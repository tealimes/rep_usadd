==> flow/design.v <==
module sobolrng_core #(
    parameter BITWIDTH = 8
) (
    input wire iClk,  
    input wire iRstN,  
    input wire iEn,
    input wire iClr,
    input wire [BITWIDTH - 1: 0] iOneHot,  
    input wire [BITWIDTH*BITWIDTH - 1: 0] dirVec,
    output reg [BITWIDTH - 1: 0] oRand  
);
    wire [BITWIDTH * BITWIDTH - 1: 0] orVec;
    wire [BITWIDTH - 1: 0] vec;
    assign orVec[BITWIDTH - 1: 0] = iOneHot[0] ? dirVec[BITWIDTH - 1: 0] : 0;
    genvar i;
    generate 
        for(i = 1; i < BITWIDTH; i = i + 1) begin
            assign orVec[(i+1)*BITWIDTH-1:i*BITWIDTH] = orVec[i*BITWIDTH-1:(i-1)*BITWIDTH] | (iOneHot[i] ? dirVec[(i+1)*BITWIDTH-1 : i*BITWIDTH] : 0);
        end
    endgenerate
    assign vec = orVec[BITWIDTH*BITWIDTH - 1: (BITWIDTH-1)*BITWIDTH];
    always@(posedge iClk or negedge iRstN) begin
        if(~iRstN) begin
            oRand <= 0;
        end else begin
            if(iClr) begin
                oRand <= 0;
            end else begin
                if(iEn) begin
                    oRand <= oRand ^ vec;
                end else begin 
                    oRand <= oRand;
                end 
            end 
        end
    end
endmodule
module lsz # (
    parameter BITWIDTH = 4,
    parameter LOGBITWIDTH = $clog2(BITWIDTH)  
) (
    input wire [BITWIDTH - 1: 0] iGrey,  
    output wire [BITWIDTH - 1: 0] oOneHot,  
    output reg [LOGBITWIDTH - 1: 0] lszIdx  
);
    wire [BITWIDTH - 1: 0] tc;  
    genvar i;
    assign tc[0] = ~iGrey[0]; 
    generate 
        for (i = 1; i < BITWIDTH; i = i + 1) begin
            assign tc[i] = tc[i - 1] | ~iGrey[i];
        end
    endgenerate
    genvar j;
    assign oOneHot[0] = tc[0];
    generate 
        for(j = 1; j < BITWIDTH; j = j + 1) begin
            assign oOneHot[j] = tc[j - 1] ^ tc[j];
        end
    endgenerate
    always@(*) begin
        case(oOneHot)
            'd1 : lszIdx = 'd0;
            'd2 : lszIdx = 'd1;
            'd4 : lszIdx = 'd2;
            'd8 : lszIdx = 'd3;
            'd16 : lszIdx = 'd4;
            'd32 : lszIdx = 'd5;
            'd64 : lszIdx = 'd6;
            'd128 : lszIdx = 'd7;
            'd256 : lszIdx = 'd8;
            'd512 : lszIdx = 'd9;
            default : lszIdx = 'd0;
        endcase
    end
endmodule
module cntwithen #(
    parameter BITWIDTH = 4  
) (
    input wire iClk,  
    input wire iRstN,  
    input wire iEn, 
    input wire iClr, 
    output reg [BITWIDTH - 1:0] oCnt
);
    always@(posedge iClk or negedge iRstN) begin
        if(~iRstN) begin
            oCnt <= 0;
        end else begin
            if(iClr) begin
                oCnt <= 0;
            end else begin
                oCnt <= oCnt + iEn;
            end
        end
    end
endmodule
module sobolrng #(
    parameter BITWIDTH = 8
) (
    input wire iClk,  
    input wire iRstN,  
    input wire iEn, 
    input wire iClr, 
    output reg [BITWIDTH - 1: 0] sobolseq
);
    wire [BITWIDTH - 1: 0] cntNum;
    wire [BITWIDTH - 1: 0] oneHot;
    wire [BITWIDTH*BITWIDTH - 1: 0] dirVec;
    cntwithen #(
        .BITWIDTH(BITWIDTH)
    ) u_cntwithen (
        .iClk(iClk),
        .iRstN(iRstN),
        .iEn(iEn),
        .iClr(iClr),
        .oCnt(cntNum)
    );
    lsz #(
        .BITWIDTH(BITWIDTH)
    ) u_lsz (
        .iGrey(cntNum),
        .oOneHot(oneHot),
        .lszIdx()
    );
        assign dirVec[1*BITWIDTH-1 : 0*BITWIDTH] = 'd128;
        assign dirVec[2*BITWIDTH-1 : 1*BITWIDTH] = 'd64;
        assign dirVec[3*BITWIDTH-1 : 2*BITWIDTH] = 'd32;
        assign dirVec[4*BITWIDTH-1 : 3*BITWIDTH] = 'd16;
        assign dirVec[5*BITWIDTH-1 : 4*BITWIDTH] = 'd8;
        assign dirVec[6*BITWIDTH-1 : 5*BITWIDTH] = 'd4;
        assign dirVec[7*BITWIDTH-1 : 6*BITWIDTH] = 'd2;
        assign dirVec[8*BITWIDTH-1 : 7*BITWIDTH] = 'd1;
    sobolrng_core #(
        .BITWIDTH(BITWIDTH)
    ) u_sobolrng_core (
        .iClk(iClk),
        .iRstN(iRstN),
        .iEn(iEn),
        .iClr(iClr),
        .iOneHot(oneHot),
        .dirVec(dirVec),
        .oRand(sobolseq)
    );
endmodule
Tool chain data of sobolrng
Tool output for the design above, in the order of the flow.
Lines are those of the file above, counted from 1.
Cell names lack the library's common part.
The mark - stands for no value.
Design
  top module: sobolrng
  clock port: iClk
  standard-cell library: sky130hd
  library corner: tt_025C_1v80

Word-level counts
Source: Yosys, flattened and elaborated, memories not mapped. Widths are those after wreduce. Registers that Yosys merges into a memory's read port (data or address) are not register bits. Print and check cells do not count. Equal cells are merged and count once.
Word-level totals
  register bits: 16
  bits in latches: 0
  RAM bits: 0
  ROM bits: 0
  clocked read ports x word width: 0
  memories kept: 0
  input bits: 4
  output and inout bits: 8
  elaborated cells: 45
Cells by class
  $add $sub $neg: 1
  multiply operators: 0
  div/mod/pow operators: 0
  order comparisons: 0
  equal/unequal tests: 0
  shifts and indexed selects: 0
  mux-type cells: 11
  bitwise logic cells: 30
  reductions and logical operators: 1
Operator list (count)
  8-bit bitwise OR: 7
  8-bit two-way mux: 4
  1-bit NOT: 8
  8-bit by 1-bit adder with 8-bit output: 1
  8-bit bitwise XOR: 1
  1-bit bitwise OR: 7
  1-bit bitwise XOR: 7
  7-bit two-way mux: 1
  6-bit two-way mux: 1
  5-bit two-way mux: 1
  4-bit two-way mux: 1
  3-bit two-way mux: 1
  2-bit nonzero test: 1
  2-bit two-way mux: 1
  1-bit two-way mux: 1

Depth
Yosys ltp: most cells in a row. Word level: on the elaborated netlist, between registers, memories and ports. Mapped: between sequential cells and ports; inverters and the memories' decode and read muxes count.
Logic depth
  depth in word-level cells: 14
  ABC_AREA: 0
  gate-level depth with buffers: 5
  depth with buffers taken out: 5

Netlist
Source: synth_stat.txt of the flow (Yosys; design flattened, memories mapped). It holds for the ABC_AREA given above (unset counts as 0); a run with the other value may have another netlist.
Cells by type (count)
  dfrtp_1: 16
  a21oi_1: 9
  o21ai_0: 6
  xor2_1: 3
  ha_1: 2
  o31ai_1: 3
  or3_2: 3
  or4_1: 3
  nor2_1: 5
  nor2b_1: 3
  or3_1: 3
  xnor2_1: 2
  nand4_2: 1
  nand2_1: 3
  nand3_1: 2
  nand3_2: 1
  nand4b_1: 1
  buf_4: 1
Other cell types: 4; their cells: 4.
Mapped netlist
  standard cells after synthesis: 71
  chip area (Yosys): 752.0 sq um
  sequential area: 400.4 sq um
  flip-flops: 16
  buffers: 2
By module: a second synthesis without flattening, with its own total; a netlist apart from the flattened one above.
Second synthesis, totals
  cell total of the unflattened synthesis: 137
  area (unflattened synthesis): 1249.9 sq um
Rows give one instance, submodules left out.
By module
  sobolrng_core #(BITWIDTH=8): instances 1, cells 82, area 759.5 sq um, sequential area 200.2 sq um
  cntwithen #(BITWIDTH=8): instances 1, cells 34, area 364.1 sq um, sequential area 200.2 sq um
  lsz #(BITWIDTH=8): instances 1, cells 19, area 118.9 sq um, sequential area 0.0 sq um
  sobolrng: instances 1, cells 2, area 7.5 sq um, sequential area 0.0 sq um

Path before layout
Path of least setup slack by OpenSTA after synthesis, without wires, with an ideal clock, recovery checks aside; 20% of the period is set as input and as output delay. Where synthesis merged equal registers, the netlist keeps one of their names.
Path after synthesis
  path kind: register to register
  from: register u_cntwithen.oCnt[0]
  to: register u_cntwithen.oCnt[6]
  clock period: 1.78 ns
  library setup time: 0.078 ns
  arrival time: 1.361 ns
  setup slack: 0.340 ns
  delay of the path: 1.439 ns
  stages on the path: 6
  path buffers: 0
  synthesis period reached: 1.44 ns
"delay of the path" is the arrival time less input delay plus setup time.
"stages on the path": output pins that drive a net of the path, with the launching flip-flop's if there is one; two outputs of one cell count as two.
"synthesis period reached" = period - worst setup slack (recovery checks aside). The figure is calculated, with input and output delays left at 20% of the set period.
The rows between start and end are the longest chain of elaborated cells between them; the timing report does not say that the signal goes this way. Where chains are equally long, one stands for them.
A line is the first line of the expression or statement that the cell stems from. Yosys adds cells for indexed reads and writes and turns some case tables into memories.
A register here has more assigning lines than the two given.
Between the ends, after synthesis
  cells stage by stage: dfrtp_1 -> ha_1 -> ha_1 -> nand2_1 -> or3_2 -> a21oi_1
  length of the longest elaborated chain: 2
  elaborated cells on any way between the ends: 2
RTL lines, path after synthesis
  start, declared: line 84  | output reg [BITWIDTH - 1:0] oCnt
  start, assigned: line 88  | oCnt <= 0;
  start, assigned: line 93  | oCnt <= oCnt + iEn;
  8-bit by 1-bit adder with 8-bit output: line 93
  8-bit two-way mux: line 90  | if(iClr) begin
  end, assigned: line 91  | oCnt <= 0;
  end, assigned: line 93
  end, declared: line 84

Path in the finished layout
Path of least setup slack in the final report of flow run A (OpenROAD, finished layout, wires in). Where an end is a register, its clock arrival counts in the times.
Path post-layout
  path kind: register to output
  from: register u_sobolrng_core.oRand[6]
  to: output port sobolseq[6]
  clock period: 2.06 ns
  output delay: 0.41 ns
  arrival time: 1.20 ns
  setup slack: 0.45 ns
  stages on the path: 2
  path buffers: 1
A register here has more assigning lines than the two given.
Between the ends, post-layout
  cells stage by stage: dfrtp_1 -> clkdlybuf4s50_1
  length of the longest elaborated chain: 0
  elaborated cells on any way between the ends: 0
RTL lines, path post-layout
  start, declared: line 10  | output reg [BITWIDTH - 1: 0] oRand
  start, assigned: line 30  | oRand <= oRand ^ vec;
  start, assigned: line 32  | oRand <= oRand;
  end, declared: line 105  | output reg [BITWIDTH - 1: 0] sobolseq

Ticket comment

Stored flow runs of sobolrng (2 of them; Yosys, OpenROAD, sky130hd). They differ in their settings and are not a sequence. Constraints: input delay and output delay 20% of the set period each, output load 0.01 pF.
"achieved clock period" = clock period - worst setup slack. The figure is calculated, with input and output delays left at 20% of the set period.
"worst setup path time": the worst setup path's part of the clock period (all of it between registers, 20% less for each end at a port) less its slack. A launch clock that arrives late makes it longer, a capture clock that arrives late makes it shorter.
"power" rests on the timing tool's default activity at the inputs, not on a simulated workload.

Flow run A
==> flow/run.sh <==
#!/bin/bash
# the make line also repeats the synthesis and layout settings of config.mk as NAME=value (left out here)
make -C /OpenROAD-flow-scripts/flow DESIGN_CONFIG=/design/flow/config.mk WORK_HOME=/design/flow/orfs CLKGATE_MAP_FILE= finish
==> flow/config.mk <==
export PLATFORM = sky130hd
export DESIGN_NAME = sobolrng
export DESIGN_NICKNAME = sobolrng
export VERILOG_FILES = /design/flow/design.v
export SDC_FILE = /design/flow/constraint.sdc
export NUM_CORES = 4
export LEC_CHECK = 0
export CAP_MARGIN = 20
export CORE_MARGIN = 4
export CORE_UTILIZATION = 38
export CTS_CLUSTER_SIZE = 34
export MAX_ROUTING_LAYER = met5
export MIN_ROUTING_LAYER = met1
export PLACE_DENSITY_LB_ADDON = 0.03
export SETUP_SLACK_MARGIN = 0.33
export SLEW_MARGIN = 20
==> flow/constraint.sdc <==
create_clock -name core_clock -period 2.06 [get_ports {iClk}]
set_input_delay 0.4120 -clock core_clock [delete_from_list [all_inputs] [get_ports {iClk}]]
set_output_delay 0.4120 -clock core_clock [all_outputs]
set_load 0.01 [all_outputs]

==> results of flow run A <==
chip area after synthesis (Yosys): 752.0 sq um
die area: 2,754.7 sq um
standard-cell area of the final layout: 939.7 sq um
utilization: 52.2 %
worst setup slack after layout: 0.449 ns
power: 0.0005473 W
achieved clock period: 1.611 ns
worst setup path time: 1.20 ns
worst setup path kind: register to output

Flow run B
==> flow/run.sh <==
#!/bin/bash
# the make line also repeats the synthesis and layout settings of config.mk as NAME=value (left out here)
make -C /OpenROAD-flow-scripts/flow DESIGN_CONFIG=/design/flow/config.mk WORK_HOME=/design/flow/orfs CLKGATE_MAP_FILE= finish
==> flow/config.mk <==
export PLATFORM = sky130hd
export DESIGN_NAME = sobolrng
export DESIGN_NICKNAME = sobolrng
export VERILOG_FILES = /design/flow/design.v
export SDC_FILE = /design/flow/constraint.sdc
export NUM_CORES = 4
export LEC_CHECK = 0
export CAP_MARGIN = 20
export CORE_MARGIN = 2
export CORE_UTILIZATION = 17
export SLEW_MARGIN = 20
==> flow/constraint.sdc <==
create_clock -name core_clock -period 1.51 [get_ports {iClk}]
set_input_delay 0.3020 -clock core_clock [delete_from_list [all_inputs] [get_ports {iClk}]]
set_output_delay 0.3020 -clock core_clock [all_outputs]
set_load 0.01 [all_outputs]

==> results of flow run B <==
chip area after synthesis (Yosys): 752.0 sq um
die area: 4,971.7 sq um
standard-cell area of the final layout: 1,062.3 sq um
utilization: 24.7 %
worst setup slack after layout: 0.044 ns
power: 0.0008552 W
achieved clock period: 1.466 ns
worst setup path time: 1.16 ns
worst setup path kind: register to output
